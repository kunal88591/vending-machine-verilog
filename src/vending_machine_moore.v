==> flow/design.v <==
module vending_machine_moore(
    input clk,
    input reset,
    input [2:0] coin,   
    output reg dispense,
    output reg [2:0] change,
    output reg [3:0] total
);
    parameter IDLE = 4'd0;
    parameter S1   = 4'd1;   
    parameter S2   = 4'd2;   
    parameter S3   = 4'd3;   
    parameter S4   = 4'd4;   
    parameter S5   = 4'd5;   
    parameter S6   = 4'd6;   
    parameter S7   = 4'd7;   
    parameter S8   = 4'd8;   
    parameter S9   = 4'd9;   
    parameter S10  = 4'd10;  
    reg [3:0] current_state, next_state;
    always @(posedge clk or posedge reset) begin
        if (reset)
            current_state <= IDLE;
        else
            current_state <= next_state;
    end
    always @(*) begin
        case (current_state)
            IDLE: begin
                case (coin)
                    3'b001: next_state = S1;    
                    3'b010: next_state = S2;    
                    3'b101: next_state = S5;    
                    default: next_state = IDLE;
                endcase
            end
            S1: begin
                case (coin)
                    3'b001: next_state = S2;    
                    3'b010: next_state = S3;    
                    3'b101: next_state = S6;    
                    default: next_state = S1;
                endcase
            end
            S2: begin
                case (coin)
                    3'b001: next_state = S3;    
                    3'b010: next_state = S4;    
                    3'b101: next_state = S7;    
                    default: next_state = S2;
                endcase
            end
            S3: begin
                case (coin)
                    3'b001: next_state = S4;    
                    3'b010: next_state = S5;    
                    3'b101: next_state = S8;    
                    default: next_state = S3;
                endcase
            end
            S4: begin
                case (coin)
                    3'b001: next_state = S5;    
                    3'b010: next_state = S6;    
                    3'b101: next_state = S9;    
                    default: next_state = S4;
                endcase
            end
            S5: begin
                case (coin)
                    3'b001: next_state = S6;    
                    3'b010: next_state = S7;    
                    3'b101: next_state = S10;   
                    default: next_state = S5;
                endcase
            end
            S6: begin
                case (coin)
                    3'b001: next_state = S7;    
                    3'b010: next_state = S8;    
                    3'b101: next_state = S10;   
                    default: next_state = S6;
                endcase
            end
            S7, S8, S9, S10: next_state = IDLE;  
            default: next_state = IDLE;
        endcase
    end
    always @(*) begin
        case (current_state)
            IDLE, S1, S2, S3, S4, S5, S6: begin
                dispense = 0;
                change = 3'b000;
                total = current_state;  
            end
            S7: begin  
                dispense = 1;
                change = 3'b000;
                total = 4'd7;
            end
            S8: begin  
                dispense = 1;
                change = 3'b001;
                total = 4'd8;
            end
            S9: begin  
                dispense = 1;
                change = 3'b010;
                total = 4'd9;
            end
            S10: begin  
                dispense = 1;
                change = 3'b011;
                total = 4'd10;
            end
            default: begin
                dispense = 0;
                change = 3'b000;
                total = 4'd0;
            end
        endcase
    end
endmodule
* Reports on vending_machine_moore *
The steps from the RTL of vending_machine_moore to its reports follow in flow order.
Lines are those of the file above, counted from 1.
Library cell names are shortened.
Not given: -

inputs
  top module = vending_machine_moore
  clock input = clk
  standard-cell library = sky130hd
  corner = tt_025C_1v80

* Word-level counts *
Yosys after proc, flatten, opt, wreduce and memory -nomap, before mapping. Enables and synchronous resets that opt folds into registers are not counted as muxes. Memory bits, and registers merged into a memory's read port (data or address), are not among the register bits. Print and check cells are not counted. Equal cells are merged and count once.

storage and ports
  register bits = 4
  input bits = 5
  output and inout port bits = 8
  elaborated cells = 28

cells by class
  equal/unequal tests = 13
  muxes and demuxes = 11
  reduce/logical cells = 3

operator list
  operator                                                  count
  4-bit parallel mux with 3-bit select                      4
  4-bit parallel mux with 7-bit select                      1
  3-bit parallel mux with 3-bit select                      3
  4-bit parallel mux with 5-bit select                      1
  4-bit by 3-bit == test with 1-bit output with constant B  4
  4-bit == test with constant B                             3
  4-bit by 2-bit == test with 1-bit output with constant B  2
  7-bit OR reduction                                        1
  2-bit parallel mux with 3-bit select                      1
  4-bit by 1-bit == test with 1-bit output with constant B  1
  4-bit zero test                                           1
  4-bit OR reduction                                        1
  3-bit by 1-bit == test with 1-bit output with constant B  1
  3-bit by 2-bit == test with 1-bit output with constant B  1
  3-bit == test with constant B                             1
  1-bit two-way mux                                         1

* Logic depth *
Depth = most cells in a row (Yosys ltp): at word level without a register or memory, in the mapped netlist without a sequential cell, where the memories' decode and read muxes count.

depth
  depth after elaboration = 3
  ABC_AREA = 0
  mapped depth = 4
  depth with buffers taken out = 3

* After synthesis *
Yosys stat after the flow's synthesis: flattened, memories mapped to cells. It holds for the ABC_AREA given above (unset counts as 0); a run with the other value may have another netlist.
Totals and module areas in this step are rounded.

synthesis totals
  cells in the netlist = 57
  chip area (Yosys) = 460 µm²
  sequential area = 100 µm²
  mapped flip-flops = 4
  buffers = 8

cell types
  cell      count  total area (µm²)
  dfrtp_1   4      100.096
  buf_6     3      33.782
  a31oi_1   3      18.768
  nand2b_1  3      18.768
  nor4b_1   2      17.517
  buf_4     2      15.014
  inv_1     4      15.014
  nor2_1    4      15.014
  o21ai_0   3      15.014
  nand2b_4  1      13.763
  and4bb_1  1      12.512
  o2111a_1  1      11.261
  a21oi_1   2      10.01
  a311o_1   1      10.01
  buf_2     2      10.01
  o21ba_2   1      10.01
  a21oi_2   1      8.758
  a31o_2    1      8.758

Not listed: further types 17, cells in them 18.

* Worst setup path after synthesis *
Source: OpenSTA report_checks on the synthesized netlist (no wires, ideal clock, input and output delay 20% of the period each), path of least setup slack; recovery checks are left aside. Register names are those of the netlist, which keeps one name where synthesis merged equal registers.

timing path after synthesis
  kind = reg2out
  start point = register current_state[0]
  end point = output port dispense
  clock period = 1.28 ns
  external output delay = 0.256 ns
  launch time at the first pin = 0.000 ns
  arrival time = 1.012 ns
  data required time = 1.024 ns
  setup slack = 0.012 ns
  delay of the path = 1.012 ns
  stages = 4
  path buffers = 1
  synthesis period reached = 1.268 ns

"delay of the path" = arrival - input delay + setup time.
A path that ends at an output port has no setup time.
"stages": output pins that drive a net of the path, with the launching flip-flop's if there is one; two outputs of one cell count as two.
"synthesis period reached" = period - worst setup slack (recovery checks aside). The figure is calculated, with input and output delays left at 20% of the set period.
The rows between start and end are the longest chain of elaborated cells between them; the timing report does not say that the signal goes this way. Where chains are equally long, one stands for them.
Each line given opens the expression or statement behind the cell; cells for indexed reads and writes are added by Yosys, which also makes memories of some case tables.

between the ends, after synthesis
  cells stage by stage = dfrtp_1 > buf_2 > a21oi_1 > a31o_2
  cells in the longest elaborated chain = 3
  elaborated cells on any way between the ends = 6
  source lines of those cells = 1
  classes of those cells = 4 x eq/ne; 1 x mux; 1 x reduce/logical

RTL lines, path after synthesis
  element             RTL line  source
  from (decl)         20        reg [3:0] current_state, next_state;
  from (assign)       23        current_state <= IDLE;
  from (assign)       25        current_state <= next_state;
  4-bit == test       90        case (current_state)
  4-bit OR reduction  -
  1-bit two-way mux   90
  to (decl)           5         output reg dispense,

Nets of the timed path that keep an RTL name, with a line that drives or declares them; the list need not be complete.

named nets, after synthesis
  signal    RTL line
  total[3]  90

* Path in the finished layout *
From the final timing report of entry A: the path of least setup slack in the routed layout; clock arrival at registers is part of the times.

timing path after layout
  kind = reg2out
  start point = register current_state[2]
  end point = output port dispense
  clock period = 1.38 ns
  external output delay = 0.28 ns
  launch time at the first pin = 0.23 ns
  arrival time = 1.14 ns
  data required time = 1.10 ns
  setup slack = -0.03 ns
  stages = 4
  path buffers = 1

The rows between start and end are the longest chain of elaborated cells between them; the timing report does not say that the signal goes this way. Where chains are equally long, one stands for them.

between the ends, after layout
  cells stage by stage = dfrtp_1 > nor2b_1 > a31o_2 > buf_6
  cells in the longest elaborated chain = 3
  elaborated cells on any way between the ends = 6
  source lines of those cells = 1
  classes of those cells = 4 x eq/ne; 1 x mux; 1 x reduce/logical

RTL lines, path after layout
  element             RTL line  source
  from (decl)         20        reg [3:0] current_state, next_state;
  from (assign)       23        current_state <= IDLE;
  from (assign)       25        current_state <= next_state;
  4-bit == test       90        case (current_state)
  4-bit OR reduction  -
  1-bit two-way mux   90
  to (decl)           5         output reg dispense,

==> results <==
2 stored runs of vending_machine_moore in the flow (synthesis by Yosys, layout by OpenROAD, sky130hd cells), in arbitrary order. Constraints: input delay and output delay 20% of the set period each, output load 0.01 pF.
By "achieved clock period" is meant the clock period of the run minus its worst setup slack. This is arithmetic on one report: input and output delays are still those of the set period (20% each).
"worst setup path time": the worst setup path's part of the clock period (all of it between registers, 20% less for each end at a port) less its slack. A launch clock that arrives late makes it longer, a capture clock that arrives late makes it shorter.
"power" rests on the timing tool's default activity at the inputs, not on a simulated workload.
Values from the reports are rounded here.

Entry A
==> flow/run.sh <==
#!/bin/bash
# the make line also repeats the synthesis and layout settings of config.mk as NAME=value (left out here)
make -C /OpenROAD-flow-scripts/flow DESIGN_CONFIG=/design/flow/config.mk WORK_HOME=/design/flow/orfs CLKGATE_MAP_FILE= finish
==> flow/config.mk <==
export PLATFORM = sky130hd
export DESIGN_NAME = vending_machine_moore
export DESIGN_NICKNAME = vending_machine_moore
export VERILOG_FILES = /design/flow/design.v
export SDC_FILE = /design/flow/constraint.sdc
export NUM_CORES = 4
export LEC_CHECK = 0
export CAP_MARGIN = 20
export CORE_MARGIN = 2
export CORE_UTILIZATION = 23
export SLEW_MARGIN = 20
==> flow/constraint.sdc <==
create_clock -name core_clock -period 1.38 [get_ports {clk}]
set_input_delay 0.2760 -clock core_clock [delete_from_list [all_inputs] [get_ports {clk}]]
set_output_delay 0.2760 -clock core_clock [all_outputs]
set_load 0.01 [all_outputs]

==> results of entry A <==
chip area after synthesis (Yosys): 460 µm²
die area: 2400 µm²
standard-cell area of the final layout: 660 µm²
utilization: 34 %
worst setup slack after layout: -0.033 ns
total negative slack: -0.058 ns
power: 1100 µW
achieved clock period: 1.413 ns
worst setup path time: 1.14 ns
worst setup path kind: reg2out

Entry B
==> flow/run.sh <==
#!/bin/bash
# the make line also repeats the synthesis and layout settings of config.mk as NAME=value (left out here)
make -C /OpenROAD-flow-scripts/flow DESIGN_CONFIG=/design/flow/config.mk WORK_HOME=/design/flow/orfs CLKGATE_MAP_FILE= finish
==> flow/config.mk <==
export PLATFORM = sky130hd
export DESIGN_NAME = vending_machine_moore
export DESIGN_NICKNAME = vending_machine_moore
export VERILOG_FILES = /design/flow/design.v
export SDC_FILE = /design/flow/constraint.sdc
export NUM_CORES = 4
export LEC_CHECK = 0
export CAP_MARGIN = 20
export CORE_ASPECT_RATIO = 1.5
export CORE_MARGIN = 10
export CORE_UTILIZATION = 60
export CTS_CLUSTER_DIAMETER = 360
export CTS_CLUSTER_SIZE = 79
export HOLD_SLACK_MARGIN = 0.06
export MAX_ROUTING_LAYER = met5
export MIN_ROUTING_LAYER = met2
export PLACE_DENSITY_LB_ADDON = 0.2
export SLEW_MARGIN = 5
==> flow/constraint.sdc <==
create_clock -name core_clock -period 1.76 [get_ports {clk}]
set_input_delay 0.3520 -clock core_clock [delete_from_list [all_inputs] [get_ports {clk}]]
set_output_delay 0.3520 -clock core_clock [all_outputs]
set_load 0.01 [all_outputs]

==> results of entry B <==
did not finish, floorplanning stopped with PDN-0185
